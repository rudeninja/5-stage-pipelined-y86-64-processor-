==> flow/design.v <==
module decode(clk,iCode,rA,rB,reg_stackA,reg_stackB,reg_stack4,valA,valB);
input clk;
input[3:0] iCode , rA , rB;
input[63:0]reg_stackA , reg_stackB , reg_stack4 ;  
output reg[63:0] valA , valB;
always@(posedge clk)
begin
if(iCode==4'b0010)
begin
valA <= reg_stackA;
end
if(iCode==4'b0100)  
    begin
      valA<=reg_stackA;
      valB<=reg_stackB;
    end
    if(iCode==4'b0101)  
    begin
      valB=reg_stackB;
    end
    if(iCode==4'b0110)  
    begin
      valA<=reg_stackA;
      valB<=reg_stackB;
    end
    if(iCode==4'b1000)  
    begin
      valB<=reg_stack4;  
    end
    if(iCode==4'b1001)  
    begin
      valA<=reg_stack4;  
      valB<=reg_stack4;  
    end
    if(iCode==4'b1010)  
    begin
      valA<=reg_stackA;
      valB<=reg_stack4;  
    end
    if(iCode==4'b1011)  
    begin
      valA<=reg_stack4;  
      valB<=reg_stack4;  
    end
  end
endmodule
-- Step by step through the tools: decode
The steps from the RTL of decode to its reports follow in flow order.
Lines are those of the file above, counted from 1.
Cell names lack the library's common part.
Not given: n/a
- top: decode
- clock input: clk
- standard-cell library: sky130hd
- corner: tt_025C_1v80

-- Word-level counts
Source: Yosys, flattened and elaborated, memories not mapped. Widths are those after wreduce. Registers that Yosys merges into a memory's read port (data or address) are not register bits. Print and check cells do not count. Equal cells are merged and count once.
- RAM bits at 0
- memories kept at 0
- noted bits in read-only memories: 0
- output and inout port bits: 128
- cells after elaboration: 24
- noted word width x clocked read ports: 0
- latch bits at 0
- noted input bits: 205
- register bits after elaboration: 128
- noted multiply operators: 0
- div/mod/pow operators: 0
- mux-type cells at 12
- noted bitwise operators: 0
- shift-type cells at 0
- noted magnitude comparators: 0
- reductions and logical operators: 2
- equality and inequality tests at 8
- add/sub/neg operators at 0
- operator list (cell ; count):
    two-way mux 64 bit ; 12
    == test 4 bit with constant B ; 4
    == test 4 x 3 -> 1 bit with constant B ; 3
    nonzero test 6 bit ; 2
    == test 4 x 2 -> 1 bit with constant B ; 1

-- Depth
Depth = most cells in a row (Yosys ltp): at word level without a register or memory, in the mapped netlist without a sequential cell, where the memories' decode and read muxes count.
- noted depth after elaboration: 7
- noted ABC_AREA: 0
- noted mapped depth: 4

-- Netlist
Source: synth_stat.txt of the flow (Yosys; design flattened, memories mapped). It holds for the ABC_AREA given above (unset counts as 0); a run with the other value may have another netlist.
Totals and module areas in this step are rounded.
- cells by type (cell type ; count ; area in all (sq um)):
    edfxtp_1 ; 128 ; 3.84E+03
    mux2_4 ; 60 ; 900.864
    mux2_2 ; 68 ; 765.734
    buf_12 ; 6 ; 120.115
    buf_6 ; 7 ; 78.826
    mux2i_1 ; 1 ; 10.01
    nor2b_2 ; 1 ; 8.758
    o31a_1 ; 1 ; 8.758
    xor2_1 ; 1 ; 8.758
    a21o_1 ; 1 ; 7.507
    nand3b_1 ; 1 ; 7.507
    nor2b_1 ; 1 ; 6.256
    buf_2 ; 1 ; 5.005
- cell area after synthesis at 5800 sq um
- buffer cells: 14
- flip-flop cells: 128
- area of sequential cells: 3800 sq um
- noted mapped cells: 277

-- Timing after synthesis
Source: OpenSTA report_checks on the synthesized netlist (no wires, ideal clock, input and output delay 20% of the period each), path of least setup slack; recovery checks are left aside. Register names are those of the netlist, which keeps one name where synthesis merged equal registers.
- path type: input -> register
- start point: input port iCode[3]
- end point: register valA[0]
- noted clock period: 3.54 ns
- path delay at 2.222 ns
- setup slack: 0.610 ns
- buffers on the path at 0
- data required time: 3.107 ns
- library setup time at 0.433 ns
- stages: 2
- arrival at 2.497 ns
- input delay at 0.708 ns
- launch time at the first pin: 0.708 ns
- noted synthesis period reached: 2.93 ns
"path delay" = arrival - input delay + setup time.
"stages": output pins that drive a net of the path, with the launching flip-flop's if there is one; two outputs of one cell count as two.
"synthesis period reached" = period - worst setup slack (recovery checks aside). The figure is calculated, with input and output delays left at 20% of the set period.
The rows between start and end are the longest chain of elaborated cells between them; the timing report does not say that the signal goes this way. Where chains are equally long, one stands for them.
Each line given opens the expression or statement behind the cell; cells for indexed reads and writes are added by Yosys, which also makes memories of some case tables.
A register here has more assigning lines than the two given.
The path ends at the enable pin of a flip-flop; only ways to that pin are counted.
- cell sequence: mux2i_1 > o31a_1
- cells in the longest elaborated chain: 2
- noted elaborated cells on any way between the ends: 7
- noted source lines of those cells: 6
- ends and longest elaborated chain, post-synthesis (item ; RTL line ; source):
    start: declaration ; 3 ; input[3:0] iCode , rA , rB;
    == test 4 x 2 -> 1 bit ; 8 ; if(iCode==4'b0010)
    nonzero test 6 bit ; n/a ;
    end: assignment ; 10 ; valA <= reg_stackA;
    end: assignment ; 14 ; valA<=reg_stackA;
    end: declaration ; 5 ; output reg[63:0] valA , valB;

Top module decode; platform sky130hd; tools Yosys and OpenROAD; 2 stored runs in no particular order. Input and output delays are each 20% of the period that was set; the output load is 0.01 pF.

Stored run 1

==> flow/run.sh <==
#!/bin/bash
# the make line also repeats the synthesis and layout settings of config.mk as NAME=value (left out here)
make -C /OpenROAD-flow-scripts/flow DESIGN_CONFIG=/design/flow/config.mk WORK_HOME=/design/flow/orfs CLKGATE_MAP_FILE= finish
==> flow/config.mk <==
export PLATFORM = sky130hd
export DESIGN_NAME = decode
export DESIGN_NICKNAME = decode
export VERILOG_FILES = /design/flow/design.v
export SDC_FILE = /design/flow/constraint.sdc
export NUM_CORES = 4
export LEC_CHECK = 0
export CAP_MARGIN = 20
export CELL_PAD_IN_SITES_GLOBAL_PLACEMENT = 0
export CORE_MARGIN = 2
export CORE_UTILIZATION = 66
export HOLD_SLACK_MARGIN = 0.01
export MAX_ROUTING_LAYER = met4
export PLACE_DENSITY_LB_ADDON = 0.04
export SLEW_MARGIN = 40
export TNS_END_PERCENT = 15
==> flow/constraint.sdc <==
create_clock -name core_clock -period 4.99 [get_ports {clk}]
set_input_delay 0.9980 -clock core_clock [delete_from_list [all_inputs] [get_ports {clk}]]
set_output_delay 0.9980 -clock core_clock [all_outputs]
set_load 0.01 [all_outputs]

Stored run 1: stopped before the end: placement reported FLW-0024.

Stored run 2

==> flow/run.sh <==
#!/bin/bash
# the make line also repeats the synthesis and layout settings of config.mk as NAME=value (left out here)
make -C /OpenROAD-flow-scripts/flow DESIGN_CONFIG=/design/flow/config.mk WORK_HOME=/design/flow/orfs CLKGATE_MAP_FILE= finish
==> flow/config.mk <==
export PLATFORM = sky130hd
export DESIGN_NAME = decode
export DESIGN_NICKNAME = decode
export VERILOG_FILES = /design/flow/design.v
export SDC_FILE = /design/flow/constraint.sdc
export NUM_CORES = 4
export LEC_CHECK = 0
export CAP_MARGIN = 5
export CELL_PAD_IN_SITES_DETAIL_PLACEMENT = 1
export CORE_ASPECT_RATIO = 0.68
export CORE_MARGIN = 2
export CORE_UTILIZATION = 50
export CTS_CLUSTER_DIAMETER = 142
export CTS_CLUSTER_SIZE = 67
export PLACE_DENSITY_LB_ADDON = 0.29
export SETUP_SLACK_MARGIN = -0.36
export SLEW_MARGIN = 20
==> flow/constraint.sdc <==
create_clock -name core_clock -period 5.15 [get_ports {clk}]
set_input_delay 1.0300 -clock core_clock [delete_from_list [all_inputs] [get_ports {clk}]]
set_output_delay 1.0300 -clock core_clock [all_outputs]
set_load 0.01 [all_outputs]

Stored run 2: stopped before the end: placement reported DPL-0033.
